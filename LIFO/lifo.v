==> flow/design.v <==
module lifo(dataout, full, empty, clk, rst, wn, rn, datain);
  output reg [7:0] dataout;
  output full, empty;
  input [7:0] datain;
  input clk, rst, wn, rn; 
  reg [3:0] sp; 
  reg [7:0] memory [7:0]; 
  assign full = (sp == 4'b1000) ? 1 : 0;
  assign empty = (sp == 4'b0000) ? 1 : 0;
  always @(posedge clk)
  begin
    if (rst)
      begin
        memory[0] <= 0; memory[1] <= 0; memory[2] <= 0; memory[3] <= 0;
        memory[4] <= 0; memory[5] <= 0; memory[6] <= 0; memory[7] <= 0;
        dataout <= 0; sp <= 1;
      end
    else if (wn & !full)
      begin
        memory[sp] <= datain;
        sp <= sp + 1;
      end
    else if (rn & !empty)
      begin
        sp <= sp - 1;
        dataout <= memory[sp];
      end
  end
endmodule
From RTL to reports: lifo
What the tools print for lifo, step after step.
Line numbers count from 1 in the design file above.
{ "design": {"top_module": "lifo", "clock_port": "clk", "library": "sky130hd", "lib_corner": "tt_025C_1v80"} }

Elaborated design
Yosys after proc, flatten, opt, wreduce and memory -nomap, before mapping. Memory bits, and registers merged into a memory's read port (data or address), are not among the register bits. Print and check cells are not counted. Equal cells are merged and count once.
Memory sizes are those after Yosys's memory passes, which may raise the word count (mostly to a power of two), join words into wider ones and drop unused or constant bits.
{ "word_totals": {"mem_count": 1, "output_inout_bits": 10, "word_cells": 24, "register_bits": 4, "ramBits": 64, "input_bits": 12} }
{ "classes": {"n_addsub": 2, "eq_ne": 1, "reduce_logical": 5, "n_logic": 3, "n_mux": 11} }
{ "mem_list": {"columns": ["memory", "size", "word_bits", "line_no", "text"], "rows": [
  ["memory", 8, 8, 7, "reg [7:0] memory [7:0];"]
]} }
{ "op_table": {"columns": ["cell", "n"], "rows": [
  ["2-to-1 mux 8 bit", 2],
  ["2-to-1 mux 4 bit", 2],
  ["2-to-1 mux 3 bit", 2],
  ["2-to-1 mux 1 bit", 5],
  ["adder 4 x 1 -> 4 bit (second input constant)", 1],
  ["subtractor 4 x 1 -> 4 bit (second input constant)", 1],
  ["equality test 4 bit (second input constant)", 1],
  ["zero test 4 bit", 1],
  ["bitwise AND 1 bit", 2],
  ["zero test 1 bit", 2],
  ["AND reduction 2 bit", 1],
  ["nonzero test 2 bit", 1],
  ["NOT 1 bit", 1]
]} }

Depth
Yosys ltp: most cells in a row. Word level: on the elaborated netlist, between registers, memories and ports. Mapped: between sequential cells and ports; inverters and the memories' decode and read muxes count.
{ "depth": {"ltp_word": 6, "abc_area": 0, "mapped_depth": 10, "depth_no_buf": 8} }

After synthesis
The flow's flattened synthesis, as Yosys stat reports it; memories are mapped. The netlist is that of the ABC_AREA named above (0 if unset); the other value can give another one.
{ "mapped": {"n_buf": 12, "mapped_cells": 241, "sequential_area_um2": 2162.1, "area_um2": 3543.4, "ff_cells": 76} }
{ "types": {"columns": ["cell", "n", "area_total_um2"], "rows": [
  ["sky130_fd_sc_hd__edfxtp_1", 64, 1.92E+03],
  ["sky130_fd_sc_hd__and2_1", 64, 400.384],
  ["sky130_fd_sc_hd__mux4_2", 16, 360.346],
  ["sky130_fd_sc_hd__dfxtp_1", 12, 240.23],
  ["sky130_fd_sc_hd__mux2i_1", 10, 100.096],
  ["sky130_fd_sc_hd__a211oi_1", 7, 52.55],
  ["sky130_fd_sc_hd__or2_2", 8, 50.048],
  ["sky130_fd_sc_hd__nor2_1", 12, 45.043],
  ["sky130_fd_sc_hd__buf_6", 3, 33.782],
  ["sky130_fd_sc_hd__nor3_1", 6, 30.029],
  ["sky130_fd_sc_hd__a211oi_2", 2, 25.024],
  ["sky130_fd_sc_hd__ha_1", 2, 25.024],
  ["sky130_fd_sc_hd__nand2b_1", 4, 25.024],
  ["sky130_fd_sc_hd__fa_1", 1, 20.019],
  ["sky130_fd_sc_hd__xor2_1", 2, 17.517],
  ["sky130_fd_sc_hd__a21oi_4", 1, 16.266],
  ["sky130_fd_sc_hd__a2111oi_2", 1, 15.014],
  ["sky130_fd_sc_hd__a21o_1", 2, 15.014]
]} }
Not listed: further types 15, cells in them 24.

Worst setup path after synthesis
Source: OpenSTA report_checks on the synthesized netlist (no wires, ideal clock, input and output delay 20% of the period each), path of least setup slack; recovery checks are left aside. Register names are those of the netlist, which keeps one name where synthesis merged equal registers.
{ "synth_path": {"kind": "register to register", "start": "register sp[1]", "end": "register sp[3]", "path_slack_ns": 1.079, "path_delay_ns": 2.420, "period_ns": 3.5, "stages": 11, "setup_ns": 0.103, "t_arrival_ns": 2.317, "path_buffers": 2, "launch_ns": 0.000, "required_time_ns": 3.397, "synth_period_reached_ns": 2.421} }
"path_delay_ns" is the arrival time less input delay plus setup time.
"stages" counts driving pins, that of a launching flip-flop among them; a cell with two outputs on the path counts twice.
"synth_period_reached_ns" = period - worst setup slack (recovery checks aside). The figure is calculated, with input and output delays left at 20% of the set period.
Between the ends stands the longest chain of elaborated cells between them, by number of cells; it is not shown to be the way that was timed. Of several equally long chains one is given.
Each line given opens the expression or statement behind the cell; cells for indexed reads and writes are added by Yosys, which also makes memories of some case tables.
A register here has more assigning lines than the two given.
{ "synth_between": {"cell_sequence": "sky130_fd_sc_hd__dfxtp_1 -> sky130_fd_sc_hd__buf_4 -> sky130_fd_sc_hd__buf_2 -> sky130_fd_sc_hd__nor3_1 -> sky130_fd_sc_hd__nand2_1 -> sky130_fd_sc_hd__nand2_1 -> sky130_fd_sc_hd__ha_1 -> sky130_fd_sc_hd__a21o_1 -> sky130_fd_sc_hd__a2111oi_0 -> sky130_fd_sc_hd__a211oi_1 -> sky130_fd_sc_hd__a2111oi_2", "elab_chain_len": 6, "cone_cells": 13, "lines_between": 6, "classes_between": "2 x add/sub; 1 x eq/ne; 4 x mux; 2 x logic; 4 x reduce/logical"} }
{ "synth_rtl": {"columns": ["element", "line_no", "text"], "rows": [
  ["from (decl)", 6, "reg [3:0] sp;"],
  ["from (assign)", 21, "sp <= sp + 1;"],
  ["from (assign)", 25, "sp <= sp - 1;"],
  ["zero test 4 bit", 9, "assign empty = (sp == 4'b0000) ? 1 : 0;"],
  ["2-to-1 mux 1 bit", 9, null],
  ["zero test 1 bit", 23, "else if (rn & !empty)"],
  ["bitwise AND 1 bit", 23, null],
  ["2-to-1 mux 4 bit", 23, null],
  ["2-to-1 mux 4 bit", 18, "else if (wn & !full)"],
  ["to (assign)", 21, null],
  ["to (assign)", 25, null],
  ["to (decl)", 6, null]
]} }

Timing after layout
Path of least setup slack in the final report of flow run 1 (OpenROAD, finished layout, wires in). Where an end is a register, its clock arrival counts in the times.
{ "layout_path": {"kind": "register to output", "start": "register sp[0]", "end": "output empty", "path_slack_ns": 0.52, "t_arrival_ns": 1.89, "launch_ns": 0.35, "period_ns": 3.02, "required_time_ns": 2.42, "stages": 4, "path_buffers": 1, "output_delay_ns": 0.60} }
Between the ends stands the longest chain of elaborated cells between them, by number of cells; it is not shown to be the way that was timed. Of several equally long chains one is given.
A register here has more assigning lines than the two given.
{ "layout_between": {"cell_sequence": "sky130_fd_sc_hd__dfxtp_1 -> sky130_fd_sc_hd__or3_1 -> sky130_fd_sc_hd__nor2_1 -> sky130_fd_sc_hd__clkdlybuf4s50_1", "elab_chain_len": 2, "cone_cells": 2, "lines_between": 1, "classes_between": "1 x mux; 1 x reduce/logical"} }
{ "layout_rtl": {"columns": ["element", "line_no", "text"], "rows": [
  ["from (decl)", 6, "reg [3:0] sp;"],
  ["from (assign)", 21, "sp <= sp + 1;"],
  ["from (assign)", 25, "sp <= sp - 1;"],
  ["zero test 4 bit", 9, "assign empty = (sp == 4'b0000) ? 1 : 0;"],
  ["2-to-1 mux 1 bit", 9, null],
  ["to (decl)", 3, "output full, empty;"]
]} }

==> results <==
Record of 2 stored runs of the RTL-to-layout flow on lifo, platform sky130hd. The runs are unordered. Constraints: input delay and output delay 20% of the set period each, output load 0.01 pF.
"achieved_clock_period_ns" is the run's clock period less its worst setup slack. It is reckoned from that one timing run; input and output delays stay at 20% of the period that was set.
By "worst_path_ns" is meant the share of the clock period that the worst setup path is allowed (20% is reserved at inputs, 20% at outputs), minus its slack. Clock arrival times at its registers enter into it.
By "totalPower_w" is meant OpenSTA's value without simulated activity: inputs other than the clock are taken to toggle once in ten clock periods, and the tool carries that through the logic.

Flow run 1
==> flow/run.sh <==
#!/bin/bash
# the make line also repeats the synthesis and layout settings of config.mk as NAME=value (left out here)
make -C /OpenROAD-flow-scripts/flow DESIGN_CONFIG=/design/flow/config.mk WORK_HOME=/design/flow/orfs CLKGATE_MAP_FILE= finish
==> flow/config.mk <==
export PLATFORM = sky130hd
export DESIGN_NAME = lifo
export DESIGN_NICKNAME = lifo
export VERILOG_FILES = /design/flow/design.v
export SDC_FILE = /design/flow/constraint.sdc
export NUM_CORES = 4
export LEC_CHECK = 0
export CAP_MARGIN = 20
export CELL_PAD_IN_SITES_DETAIL_PLACEMENT = 1
export CELL_PAD_IN_SITES_GLOBAL_PLACEMENT = 2
export CORE_MARGIN = 8
export CORE_UTILIZATION = 42
export CTS_CLUSTER_DIAMETER = 266
export MAX_ROUTING_LAYER = met5
export MIN_ROUTING_LAYER = met1
export SETUP_SLACK_MARGIN = -0.21
export SLEW_MARGIN = 15
export TNS_END_PERCENT = 85
==> flow/constraint.sdc <==
create_clock -name core_clock -period 3.02 [get_ports {clk}]
set_input_delay 0.6040 -clock core_clock [delete_from_list [all_inputs] [get_ports {clk}]]
set_output_delay 0.6040 -clock core_clock [all_outputs]
set_load 0.01 [all_outputs]

==> results of flow run 1, as JSON <==
{
  "ys_area_um2": 3543.4,
  "die_footprint_um2": 11631.6,
  "cell_area_final_um2": 4112.7,
  "util_pct": 50.1,
  "worst_setup_slack_ns": 0.521,
  "timing.setup.tns_ns": 0.000,
  "fin_hold_ws_ns": 0.509,
  "totalPower_w": 0.003093,
  "achieved_clock_period_ns": 2.499,
  "worst_path_ns": 1.89,
  "path_kind": "register to output"
}

Flow run 2
==> flow/run.sh <==
#!/bin/bash
# the make line also repeats the synthesis and layout settings of config.mk as NAME=value (left out here)
make -C /OpenROAD-flow-scripts/flow DESIGN_CONFIG=/design/flow/config.mk WORK_HOME=/design/flow/orfs CLKGATE_MAP_FILE= finish
==> flow/config.mk <==
export PLATFORM = sky130hd
export DESIGN_NAME = lifo
export DESIGN_NICKNAME = lifo
export VERILOG_FILES = /design/flow/design.v
export SDC_FILE = /design/flow/constraint.sdc
export NUM_CORES = 4
export LEC_CHECK = 0
export CAP_MARGIN = 20
export CELL_PAD_IN_SITES_DETAIL_PLACEMENT = 1
export CORE_MARGIN = 2
export CORE_UTILIZATION = 18
export CTS_CLUSTER_DIAMETER = 197
export CTS_CLUSTER_SIZE = 99
export HOLD_SLACK_MARGIN = 0.04
export PLACE_DENSITY_LB_ADDON = 0.04
export SETUP_SLACK_MARGIN = 0.44
export SLEW_MARGIN = 20
==> flow/constraint.sdc <==
create_clock -name core_clock -period 2.95 [get_ports {clk}]
set_input_delay 0.5900 -clock core_clock [delete_from_list [all_inputs] [get_ports {clk}]]
set_output_delay 0.5900 -clock core_clock [all_outputs]
set_load 0.01 [all_outputs]

==> results of flow run 2, as JSON <==
{
  "ys_area_um2": 3543.4,
  "die_footprint_um2": 20823.9,
  "cell_area_final_um2": 4430.5,
  "util_pct": 22.8,
  "worst_setup_slack_ns": 0.630,
  "timing.setup.tns_ns": 0.000,
  "fin_hold_ws_ns": 0.503,
  "totalPower_w": 0.003518,
  "achieved_clock_period_ns": 2.320,
  "worst_path_ns": 1.73,
  "path_kind": "input to register"
}
